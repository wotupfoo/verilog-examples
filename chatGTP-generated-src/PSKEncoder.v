==> flow/design.v <==
module PSKEncoder (
  input wire clk,
  input wire data,
  output reg psk_signal
);
reg [15:0] count;
reg [15:0] prev_count;
reg sample_flag;
reg [1:0] psk_state;
reg detect_clock_rate;
reg [15:0] clock_rate;
parameter THRESHOLD = 2000;  
always @(posedge clk) begin
  if (data != psk_state) begin
    sample_flag <= ~sample_flag;
  end
  count <= count + 1;
  if (sample_flag) begin
    clock_rate <= count - prev_count;
    prev_count <= count;
    if (detect_clock_rate == 0 && clock_rate > THRESHOLD) begin
      detect_clock_rate <= 1;
      psk_signal <= data;
    end
  end
  if (detect_clock_rate) begin
    if (count == clock_rate/2) begin
      psk_signal <= ~psk_signal;
    end
  end
  psk_state <= data;
end
endmodule
Tool chain data of PSKEncoder
Tool output for the design above, in the order of the flow.
Line numbers count from 1 in the design file above.
Operators carry their Yosys type and port widths (W data, S select, Z words).
Cell names lack the library's common part.
{"block": "setup", "top": "PSKEncoder", "clock": "clk", "library": "sky130hd", "corner": "tt_025C_1v80"}

Elaborated design
Source: Yosys, flattened and elaborated, memories not mapped. Widths are those after wreduce; folded enables and synchronous resets count as part of the registers. Registers that Yosys merges into a memory's read port (data or address) are not register bits. Print and check cells do not count. Equal cells are merged and count once.
{"block": "classes", "add_sub_neg": 2, "multipliers": 0, "n_div": 0, "compare": 0, "n_eq": 2, "n_shift": 0, "muxes": 0, "bitwise": 2, "reduce_and_logical": 0}
{"block": "op_table", "cell": "$add A16 B1 Y16 const B", "n": 1}
{"block": "op_table", "cell": "$eq A16 B15 Y1", "n": 1}
{"block": "op_table", "cell": "$sub A16 B16 Y16", "n": 1}
{"block": "op_table", "cell": "$not A1 Y1", "n": 2}
{"block": "op_table", "cell": "$ne A1 B1 Y1", "n": 1}
{"block": "bits", "reg_bits": 51, "latch_bits": 0, "ramBits": 0, "rom_bits": 0, "clocked_rd_ports_x_width": 0, "memories": 0, "inputBits": 2, "output_inout_bits": 1}

Logic depth
Depth = most cells in a row (Yosys ltp): at word level without a register or memory, in the mapped netlist without a sequential cell, where the memories' decode and read muxes count.
{"block": "logic_depth", "word_depth": 1, "ABC_AREA": 0, "mapped_depth": 8, "depth_no_buf": 8}

Netlist
The flow's flattened synthesis, as Yosys stat reports it; memories are mapped. The netlist is that of the ABC_AREA named above (0 if unset); the other value can give another one.
{"block": "mapped", "stdcells": 205, "mapped_area_um2": 2454.9, "ff_cells": 50}
{"block": "types", "type": "edfxtp_1", "n": 33, "type_area_um2": 990.95}
{"block": "types", "type": "dfxtp_1", "n": 17, "type_area_um2": 340.326}
{"block": "types", "type": "xnor2_1", "n": 29, "type_area_um2": 253.994}
{"block": "types", "type": "ha_1", "n": 15, "type_area_um2": 187.68}
{"block": "types", "type": "xor2_1", "n": 15, "type_area_um2": 131.376}
{"block": "types", "type": "inv_1", "n": 20, "type_area_um2": 75.072}
{"block": "types", "type": "a21o_1", "n": 8, "type_area_um2": 60.058}
{"block": "types", "type": "nand3_1", "n": 9, "type_area_um2": 45.043}
{"block": "types", "type": "a21oi_1", "n": 8, "type_area_um2": 40.038}
{"block": "types", "type": "nand2_1", "n": 10, "type_area_um2": 37.536}
{"block": "types", "type": "nand4_1", "n": 5, "type_area_um2": 31.28}
{"block": "types", "type": "nor2_1", "n": 8, "type_area_um2": 30.029}
{"block": "types", "type": "and3_1", "n": 4, "type_area_um2": 25.024}
{"block": "types", "type": "a31oi_4", "n": 1, "type_area_um2": 21.27}
{"block": "types", "type": "fa_1", "n": 1, "type_area_um2": 20.019}
{"block": "types", "type": "nor2b_1", "n": 3, "type_area_um2": 18.768}
{"block": "types", "type": "o21ai_2", "n": 2, "type_area_um2": 17.517}
{"block": "types", "type": "o21a_1", "n": 2, "type_area_um2": 15.014}
Not listed: further types 12, cells in them 15.

Timing after synthesis
Source: OpenSTA report_checks on the synthesized netlist (no wires, ideal clock, input and output delay 20% of the period each), path of least setup slack; recovery checks are left aside. Register names are those of the netlist, which keeps one name where synthesis merged equal registers.
{"block": "synth_timing", "path_kind": "register to register", "startpoint": "register count[2]", "endpoint": "register clock_rate[14]", "tclk_ns": 2.15, "t_first_pin_ns": 0.000, "t_arrival_ns": 1.904, "t_required_ns": 1.884, "path_slack_ns": -0.020, "path_delay_ns": 2.170, "stages": 8, "period_less_setup_slack_ns": 2.17}
"path_delay_ns" is the arrival time less input delay plus setup time.
"stages" counts driving pins, that of a launching flip-flop among them; a cell with two outputs on the path counts twice.
"period_less_setup_slack_ns" is the clock period less the worst setup slack; recovery checks do not enter. This is arithmetic on one report: input and output delays are still those of the set period (20% each).
The rows between start and end are the longest chain of elaborated cells between them; the timing report does not say that the signal goes this way. Where chains are equally long, one stands for them.
Each line given opens the expression or statement behind the cell; cells for indexed reads and writes are added by Yosys, which also makes memories of some case tables.
{"block": "synth_via", "path_cell_list": "dfxtp_1 ha_1 nor2b_1 o21a_1 a311o_2 a31oi_4 o31ai_2 xor2_1", "elab_chain_len": 1}
{"block": "synth_rtl", "element": "from (decl)", "line_no": 6, "text": "reg [15:0] count;"}
{"block": "synth_rtl", "element": "from (assign)", "line_no": 17, "text": "count <= count + 1;"}
{"block": "synth_rtl", "element": "$sub A16 B16 Y16", "line_no": 19, "text": "clock_rate <= count - prev_count;"}
{"block": "synth_rtl", "element": "to (assign)", "line_no": 19}
{"block": "synth_rtl", "element": "to (decl)", "line_no": 11, "text": "reg [15:0] clock_rate;"}

Worst path after layout
Path of least setup slack in the final report of flow run 1 (OpenROAD, finished layout, wires in). Where an end is a register, its clock arrival counts in the times.
{"block": "layout_timing", "path_kind": "register to register", "startpoint": "register prev_count[2]", "endpoint": "register clock_rate[12]", "tclk_ns": 1.97, "t_first_pin_ns": 0.30, "t_arrival_ns": 2.04, "t_required_ns": 2.03, "path_slack_ns": -0.02, "stages": 9}
The rows between start and end are the longest chain of elaborated cells between them; the timing report does not say that the signal goes this way. Where chains are equally long, one stands for them.
{"block": "layout_via", "path_cell_list": "edfxtp_1 inv_2 ha_4 nor2b_4 o21a_1 a311o_2 a31oi_4 o21ai_2 xor2_1", "elab_chain_len": 1}
{"block": "layout_rtl", "element": "from (decl)", "line_no": 7, "text": "reg [15:0] prev_count;"}
{"block": "layout_rtl", "element": "from (assign)", "line_no": 20, "text": "prev_count <= count;"}
{"block": "layout_rtl", "element": "$sub A16 B16 Y16", "line_no": 19, "text": "clock_rate <= count - prev_count;"}
{"block": "layout_rtl", "element": "to (assign)", "line_no": 19}
{"block": "layout_rtl", "element": "to (decl)", "line_no": 11, "text": "reg [15:0] clock_rate;"}

Design PSKEncoder on sky130hd. What follows are 2 stored runs of the flow, each under its own settings; their order means nothing. The constraints put input and output delay at 20% of the set period each and load the outputs with 0.01 pF.
By "period_less_ws_ns" is meant the clock period of the run minus its worst setup slack. This is arithmetic on one report: input and output delays are still those of the set period (20% each).
"worst_path_ns" means the part of the period allowed to the worst setup path (the constraints hold back 20% at inputs and 20% at outputs) less its slack; where the path has registers, the arrival times of their clocks count too.
"final_power_mw" is the tool's figure for a default switching activity; nothing was simulated.

Flow run 1
==> flow/run.sh <==
#!/bin/bash
# the make line also repeats the synthesis and layout settings of config.mk as NAME=value (left out here)
make -C /OpenROAD-flow-scripts/flow DESIGN_CONFIG=/design/flow/config.mk WORK_HOME=/design/flow/orfs CLKGATE_MAP_FILE= finish
==> flow/config.mk <==
export PLATFORM = sky130hd
export DESIGN_NAME = PSKEncoder
export DESIGN_NICKNAME = PSKEncoder
export VERILOG_FILES = /design/flow/design.v
export SDC_FILE = /design/flow/constraint.sdc
export NUM_CORES = 4
export LEC_CHECK = 0
export CAP_MARGIN = 20
export CELL_PAD_IN_SITES_DETAIL_PLACEMENT = 0
export CORE_MARGIN = 6
export CORE_UTILIZATION = 38
export CTS_CLUSTER_DIAMETER = 106
export CTS_CLUSTER_SIZE = 43
export MIN_ROUTING_LAYER = met1
export SETUP_SLACK_MARGIN = 0.35
export SLEW_MARGIN = 20
==> flow/constraint.sdc <==
create_clock -name core_clock -period 1.97 [get_ports {clk}]
set_input_delay 0.3940 -clock core_clock [delete_from_list [all_inputs] [get_ports {clk}]]
set_output_delay 0.3940 -clock core_clock [all_outputs]
set_load 0.01 [all_outputs]

==> results of flow run 1, as JSON <==
{
  "worst_hold_slack_ns": 0.504,
  "period_less_ws_ns": 1.985,
  "fin_tns_ns": -0.032,
  "final_power_mw": 2.180,
  "utilization_pct": 51.8,
  "synth_area_um2": 2454.9,
  "die_footprint_um2": 8533.1,
  "post_route_stdcell_area_um2": 3139.3,
  "worst_path_ns": 1.99,
  "worst_setup_path_type": "register to register",
  "setup_worst_slack_ns": -0.015
}

Flow run 2
==> flow/run.sh <==
#!/bin/bash
# the make line also repeats the synthesis and layout settings of config.mk as NAME=value (left out here)
make -C /OpenROAD-flow-scripts/flow DESIGN_CONFIG=/design/flow/config.mk WORK_HOME=/design/flow/orfs CLKGATE_MAP_FILE= finish
==> flow/config.mk <==
export PLATFORM = sky130hd
export DESIGN_NAME = PSKEncoder
export DESIGN_NICKNAME = PSKEncoder
export VERILOG_FILES = /design/flow/design.v
export SDC_FILE = /design/flow/constraint.sdc
export NUM_CORES = 4
export LEC_CHECK = 0
export CAP_MARGIN = 20
export CORE_MARGIN = 2
export CORE_UTILIZATION = 40
export SLEW_MARGIN = 20
==> flow/constraint.sdc <==
create_clock -name core_clock -period 2.88 [get_ports {clk}]
set_input_delay 0.5760 -clock core_clock [delete_from_list [all_inputs] [get_ports {clk}]]
set_output_delay 0.5760 -clock core_clock [all_outputs]
set_load 0.01 [all_outputs]

==> results of flow run 2, as JSON <==
{
  "worst_hold_slack_ns": 0.493,
  "period_less_ws_ns": 2.382,
  "fin_tns_ns": 0.000,
  "final_power_mw": 1.367,
  "utilization_pct": 45.0,
  "synth_area_um2": 2454.9,
  "die_footprint_um2": 6779.9,
  "post_route_stdcell_area_um2": 2663.8,
  "worst_path_ns": 2.38,
  "worst_setup_path_type": "register to register",
  "setup_worst_slack_ns": 0.498
}
